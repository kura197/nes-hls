==> flow/design.v <==
module CONVRGB(
    input [5:0] color,
    input VGAspan,
    output [3:0] vga_r,
    output [3:0] vga_g,
    output [3:0] vga_b
);
reg [11:0] getrgb;
assign vga_r = VGAspan ? getrgb[11:8] : 4'h0;
assign vga_g = VGAspan ? getrgb[7:4] : 4'h0;
assign vga_b = VGAspan ? getrgb[3:0] : 4'h0;
always @*
    case(color)
        6'h00: getrgb = {4'h7,4'h7,4'h7};
        6'h01: getrgb = {4'h2,4'h2,4'h8};
        6'h02: getrgb = {4'h0,4'h0,4'ha};
        6'h03: getrgb = {4'h4,4'h0,4'ha};
        6'h04: getrgb = {4'h8,4'h0,4'h7};
        6'h05: getrgb = {4'ha,4'h0,4'h1};
        6'h06: getrgb = {4'ha,4'h0,4'h0};
        6'h07: getrgb = {4'h7,4'h1,4'h0};
        6'h08: getrgb = {4'h4,4'h3,4'h0};
        6'h09: getrgb = {4'h0,4'h4,4'h0};
        6'h0a: getrgb = {4'h0,4'h5,4'h0};
        6'h0b: getrgb = {4'h0,4'h4,4'h1};
        6'h10: getrgb = {4'hb,4'hb,4'hb};
        6'h11: getrgb = {4'h0,4'h7,4'he};
        6'h12: getrgb = {4'h2,4'h3,4'he};
        6'h13: getrgb = {4'h8,4'h0,4'hf};
        6'h14: getrgb = {4'hb,4'h0,4'hb};
        6'h15: getrgb = {4'he,4'h0,4'h5};
        6'h16: getrgb = {4'hd,4'h3,4'h0};
        6'h17: getrgb = {4'hc,4'h5,4'h1};
        6'h18: getrgb = {4'h8,4'h7,4'h0};
        6'h19: getrgb = {4'h0,4'h9,4'h0};
        6'h1a: getrgb = {4'h0,4'ha,4'h0};
        6'h1b: getrgb = {4'h0,4'h9,4'h4};
        6'h20: getrgb = {4'hf,4'hf,4'hf};
        6'h21: getrgb = {4'h4,4'hb,4'hf};
        6'h22: getrgb = {4'h6,4'h7,4'hf};
        6'h23: getrgb = {4'ha,4'h8,4'hf};
        6'h24: getrgb = {4'hf,4'h7,4'hf};
        6'h25: getrgb = {4'hf,4'h7,4'hb};
        6'h26: getrgb = {4'hf,4'h7,4'h6};
        6'h27: getrgb = {4'hf,4'h9,4'h3};
        6'h28: getrgb = {4'hf,4'hb,4'h3};
        6'h29: getrgb = {4'h8,4'hd,4'h1};
        6'h2a: getrgb = {4'h4,4'hd,4'h4};
        6'h2b: getrgb = {4'h5,4'hf,4'h9};
        6'h30: getrgb = {4'hf,4'hf,4'hf};
        6'h31: getrgb = {4'ha,4'he,4'hf};
        6'h32: getrgb = {4'hc,4'hd,4'hf};
        6'h33: getrgb = {4'hd,4'hc,4'hf};
        6'h34: getrgb = {4'hf,4'hc,4'hf};
        6'h35: getrgb = {4'hf,4'hc,4'hd};
        6'h36: getrgb = {4'hf,4'hb,4'hb};
        6'h37: getrgb = {4'hf,4'hd,4'ha};
        6'h38: getrgb = {4'hf,4'he,4'ha};
        6'h39: getrgb = {4'he,4'hf,4'ha};
        6'h3a: getrgb = {4'ha,4'hf,4'hb};
        6'h3b: getrgb = {4'hb,4'hf,4'hc};
        6'h0c: getrgb = {4'h1,4'h3,4'h5};
        6'h0d: getrgb = {4'h0,4'h0,4'h0};
        6'h0e: getrgb = {4'h0,4'h0,4'h0};
        6'h0f: getrgb = {4'h0,4'h0,4'h0};
        6'h1c: getrgb = {4'h0,4'h8,4'h8};
        6'h1d: getrgb = {4'h0,4'h0,4'h0};
        6'h1e: getrgb = {4'h0,4'h0,4'h0};
        6'h1f: getrgb = {4'h0,4'h0,4'h0};
        6'h2c: getrgb = {4'h0,4'he,4'hd};
        6'h2d: getrgb = {4'h7,4'h7,4'h7};
        6'h2e: getrgb = {4'h0,4'h0,4'h0};
        6'h2f: getrgb = {4'h0,4'h0,4'h0};
        6'h3c: getrgb = {4'h9,4'hf,4'hf};
        6'h3d: getrgb = {4'hb,4'hb,4'hb};
        6'h3e: getrgb = {4'h0,4'h0,4'h0};
        6'h3f: getrgb = {4'h0,4'h0,4'h0};
        default:getrgb = {4'h0,4'h0,4'h0};
    endcase
endmodule
module HVGEN(
    input pck,rst,
    output reg vga_hs,vga_vs,
    output reg [9:0]    hcnt,vcnt
);
parameter HMAX = 800;
wire hcntend = (hcnt == HMAX - 10'h001);
always @(posedge pck)
    if(rst)
        hcnt <= 10'h000;
    else
        if(hcntend)
            hcnt <= 10'h000;
        else
            hcnt <= hcnt + 1'b1;
parameter VMAX = 525;
always @(posedge pck)
    if(rst)
        vcnt <= 10'h000;
    else if(hcntend) begin
        if(vcnt == VMAX - 10'h001)	
            vcnt <= 10'h000;
        else
            vcnt <= vcnt + 1'b1;
    end
parameter HSSTART = 655;
parameter HSEND = 751;
parameter VSSTART = 489;
parameter VSEND = 491;
always @(posedge pck)
    if(rst)
        vga_hs <= 1'b1;
    else if(hcnt == HSSTART)
        vga_hs = 1'b0;
    else if(hcnt == HSEND)
        vga_hs = 1'b1;
always @(posedge pck)
    if(rst)
        vga_vs <= 1'b1;
    else if(hcnt == HSSTART)    begin
            if(vcnt == VSSTART)
                vga_vs = 1'b0;
            else if(vcnt == VSEND)
                vga_vs = 1'b1;
    end
endmodule
module VGA(
    input PCK,
    input RST,
    output [3:0] vga_r,
    output [3:0] vga_g,
    output [3:0] vga_b, 
    output vga_hs,
    output vga_vs,
    output [15:0] VramAddr,
    input [5:0] VramData
);
localparam slide = 80;
wire [9:0] hcnt,vcnt;
wire hdispan = (slide <= hcnt && hcnt < 10'd512 + slide);
wire vdispan = (vcnt < 10'd480);
wire VGAspan = hdispan & vdispan;
HVGEN hvgen(PCK,RST,vga_hs,vga_vs,hcnt,vcnt);
CONVRGB convrgb(VramData, VGAspan, vga_r, vga_g, vga_b);
wire [8:0] hdoublecnt = hcnt[9:1];
wire [8:0] vdoublecnt = vcnt[9:1];
assign VramAddr = (vdoublecnt << 8) + hdoublecnt - (slide >> 1);
endmodule
Reports on VGA
What the tools print for VGA, step after step. Line numbers count from 1 in the design file above. Operators carry their Yosys type and port widths (W data, S select, Z words). Library cell names are shortened. Not given: --

Top module: VGA. Clock port: PCK. Library: sky130hd. Timing corner: tt_025C_1v80.

After elaboration
Yosys after proc, flatten, opt, wreduce and memory -nomap, before mapping. Memory bits, and registers merged into a memory's read port (data or address), are not among the register bits. Print and check cells are not counted. Equal cells are merged and count once. Yosys's memory passes give these memory sizes; they may raise the number of words (mostly to a power of two), join words into wider ones and drop unused or constant bits.

The figure for register bits is 22. Under bits in read-only memories stands 768. Memory cells: 1. Input bits: 8. Under output and inout port bits stands 30. For word-level cells the number is 32.

Memory list: (name not given) (depth 64, width 12, read ports 1, wr ports 0, RTL line 13) `case(color)`.

Under add/sub/neg operators stands 4. Under $lt $le $gt $ge stands 3. The entry for equal/unequal tests reads 6. Multiplexer cells: 8. Under bitwise operators stands 1. Under reduce/logical cells stands 5.

Operators with widths (number): $eq A10 B10 Y1 const B (4); $add A10 B1 Y10 const B (2); $eq A10 B9 Y1 const B (2); $sub A16 B6 Y16 const B (1); $add A16 B9 Y16 (1); $mux W4 (3); $lt A10 B10 Y1 const B (1); $lt A10 B9 Y1 const B (1); $le A7 B10 Y1 const A (1); $mux W10 (1); $reduce_bool A2 Y1 (2); $mux W1 (4); $reduce_and A2 Y1 (1); $reduce_or A2 Y1 (1); $and A1 B1 Y1 (1); $logic_and A1 B1 Y1 (1).

Logic depth
Depth = most cells in a row (Yosys ltp): at word level without a register or memory, in the mapped netlist without a sequential cell, where the memories' decode and read muxes count.

Depth after elaboration: 4. Under ABC_AREA stands 1. The entry for depth in mapped cells reads 12. The figure for depth with buffers taken out is 12.

Mapped cells and area
Yosys stat after the flow's synthesis: flattened, memories mapped to cells. It holds for the ABC_AREA given above (unset counts as 0); a run with the other value may have another netlist.

Cell types: ha_1 (number 40, total area 500.48 um^2); nand2_1 (number 132, total area 495.475 um^2); dfxtp_1 (number 22, total area 440.422 um^2); nand3_1 (number 62, total area 310.298 um^2); inv_1 (number 61, total area 228.97 um^2); nor2_1 (number 54, total area 202.694 um^2); o21ai_0 (number 24, total area 120.115 um^2); nand4_1 (number 17, total area 106.352 um^2); a21oi_1 (number 21, total area 105.101 um^2); xor2_1 (number 7, total area 61.309 um^2); buf_2 (number 9, total area 45.043 um^2); buf_4 (number 5, total area 37.536 um^2); xnor2_1 (number 4, total area 35.034 um^2); a31oi_1 (number 4, total area 25.024 um^2); nor3b_2 (number 2, total area 25.024 um^2); buf_6 (number 2, total area 22.522 um^2); o21a_1 (number 3, total area 22.522 um^2); fa_1 (number 1, total area 20.019 um^2).

Not listed: further types 18, cells in them 30.

Mapped cells: 500. Under mapped area stands 3001.6 um^2. Under flip-flops stands 22. Buffer cells: 18.

Path before layout
Source: OpenSTA report_checks on the synthesized netlist (no wires, ideal clock, input and output delay 20% of the period each), path of least setup slack; recovery checks are left aside. Register names are those of the netlist, which keeps one name where synthesis merged equal registers.

Path type: register -> output. Start point: register hvgen.hcnt[5]. End point: output VramAddr[12]. Period: 2.88 ns. For output delay the number is 0.576 ns. For arrival the number is 1.796 ns. The figure for slack is 0.508 ns. The entry for path delay reads 1.796 ns. Stages: 10. The entry for period reached after synthesis reads 2.372 ns.

"path delay" = arrival - input delay + setup time. A path that ends at an output port has no setup time. "stages": output pins that drive a net of the path, with the launching flip-flop's if there is one; two outputs of one cell count as two. "period reached after synthesis" is the clock period less the worst setup slack; recovery checks do not enter. This is arithmetic on one report: input and output delays are still those of the set period (20% each). Between the ends stands the longest chain of elaborated cells between them, by number of cells; it is not shown to be the way that was timed. Of several equally long chains one is given. Each line given opens the expression or statement behind the cell; cells for indexed reads and writes are added by Yosys, which also makes memories of some case tables. At most two assigning lines are given for a register; there are more.

Cells stage by stage: dfxtp_1 inv_1 ha_1 fa_1 a21oi_1 o21ai_0 nand3_1 nand2_1 nand2_1 nand2_1. Under cells in the longest elaborated chain stands 2.

Ends and longest elaborated chain, after synthesis: start, declared (RTL line 84) `output reg [9:0]    hcnt,vcnt`; start, assigned (RTL line 90) `hcnt <= 10'h000;`; start, assigned (RTL line 95) `hcnt <= hcnt + 1'b1;`; $add A16 B9 Y16 (RTL line 147) `assign VramAddr = (vdoublecnt << 8) + hdoublecnt - (slide >> 1);`; $sub A16 B6 Y16 (RTL line 147); end, declared (RTL line 135) `output [15:0] VramAddr,`.

Worst path after layout
From the final timing report of run 1: the path of least setup slack in the routed layout; clock arrival at registers is part of the times.

Path type: register -> output. Start point: register hvgen.vcnt[1]. End point: output VramAddr[11]. Period: 1.92 ns. For output delay the number is 0.38 ns. For arrival the number is 1.90 ns. The figure for slack is -0.37 ns. Stages: 11.

Between the ends stands the longest chain of elaborated cells between them, by number of cells; it is not shown to be the way that was timed. Of several equally long chains one is given. At most two assigning lines are given for a register; there are more.

Cells stage by stage: dfxtp_2 inv_2 ha_4 inv_2 ha_4 a21oi_4 nor2_4 nor2_2 nand2_2 xor2_2 buf_2. Under cells in the longest elaborated chain stands 2.

Ends and longest elaborated chain, post-layout: start, declared (RTL line 84) `output reg [9:0]    hcnt,vcnt`; start, assigned (RTL line 99) `vcnt <= 10'h000;`; start, assigned (RTL line 104) `vcnt <= vcnt + 1'b1;`; $add A16 B9 Y16 (RTL line 147) `assign VramAddr = (vdoublecnt << 8) + hdoublecnt - (slide >> 1);`; $sub A16 B6 Y16 (RTL line 147); end, declared (RTL line 135) `output [15:0] VramAddr,`.

--- measured runs ---
2 stored runs of VGA in the flow (synthesis by Yosys, layout by OpenROAD, sky130hd cells), in arbitrary order. Constraints: input delay and output delay 20% of the set period each, output load 0.01 pF. By "clock period achieved" is meant the clock period of the run minus its worst setup slack. This is arithmetic on one report: input and output delays are still those of the set period (20% each). "worst setup path time" = time allowed to the worst setup path (clock period - input delay - output delay, where it has them) - its slack; a late launch clock adds to it, a late capture clock takes from it. By "power consumption" is meant OpenSTA's value without simulated activity: inputs other than the clock are taken to toggle once in ten clock periods, and the tool carries that through the logic.

Run 1 has these settings: period_ns 1.92; CORE_UTILIZATION 28; PLACE_DENSITY_LB_ADDON 0.27; CELL_PAD_IN_SITES_GLOBAL_PLACEMENT 0; ABC_AREA 1; CTS_CLUSTER_DIAMETER 102; MAX_ROUTING_LAYER met4; CAP_MARGIN 20; CORE_MARGIN 2; SLEW_MARGIN 20. The netlist area reported by Yosys comes to 3001.6 um^2. The area of the die comes to 11563.8 um^2. For the standard-cell area after layout the run shows 4916.0 um^2. The utilization after layout stands at 47.4%. The measured smallest setup slack is -0.367 ns. The final setup TNS comes to -5.671 ns. The worst hold slack in the final report stands at 0.492 ns. The measured power consumption is 1242 µW. For the clock period achieved the run shows 2.287 ns. The worst setup path time is 1.90 ns. Worst setup path kind: register -> output.

Run 2 has these settings: period_ns 3.39; SETUP_SLACK_MARGIN 0.6; CAP_MARGIN 20; CORE_MARGIN 2; CORE_UTILIZATION 40; SLEW_MARGIN 20. The netlist area reported by Yosys comes to 2821.5 um^2. The area of the die comes to 7741.4 um^2. For the standard-cell area after layout the run shows 4180.3 um^2. The utilization after layout stands at 61.5%. The measured smallest setup slack is 0.608 ns. The final setup TNS comes to 0.000 ns. The worst hold slack in the final report stands at 0.454 ns. The measured power consumption is 722.3 µW. For the clock period achieved the run shows 2.782 ns. The worst setup path time is 1.43 ns. Worst setup path kind: input -> output.
--- end ---
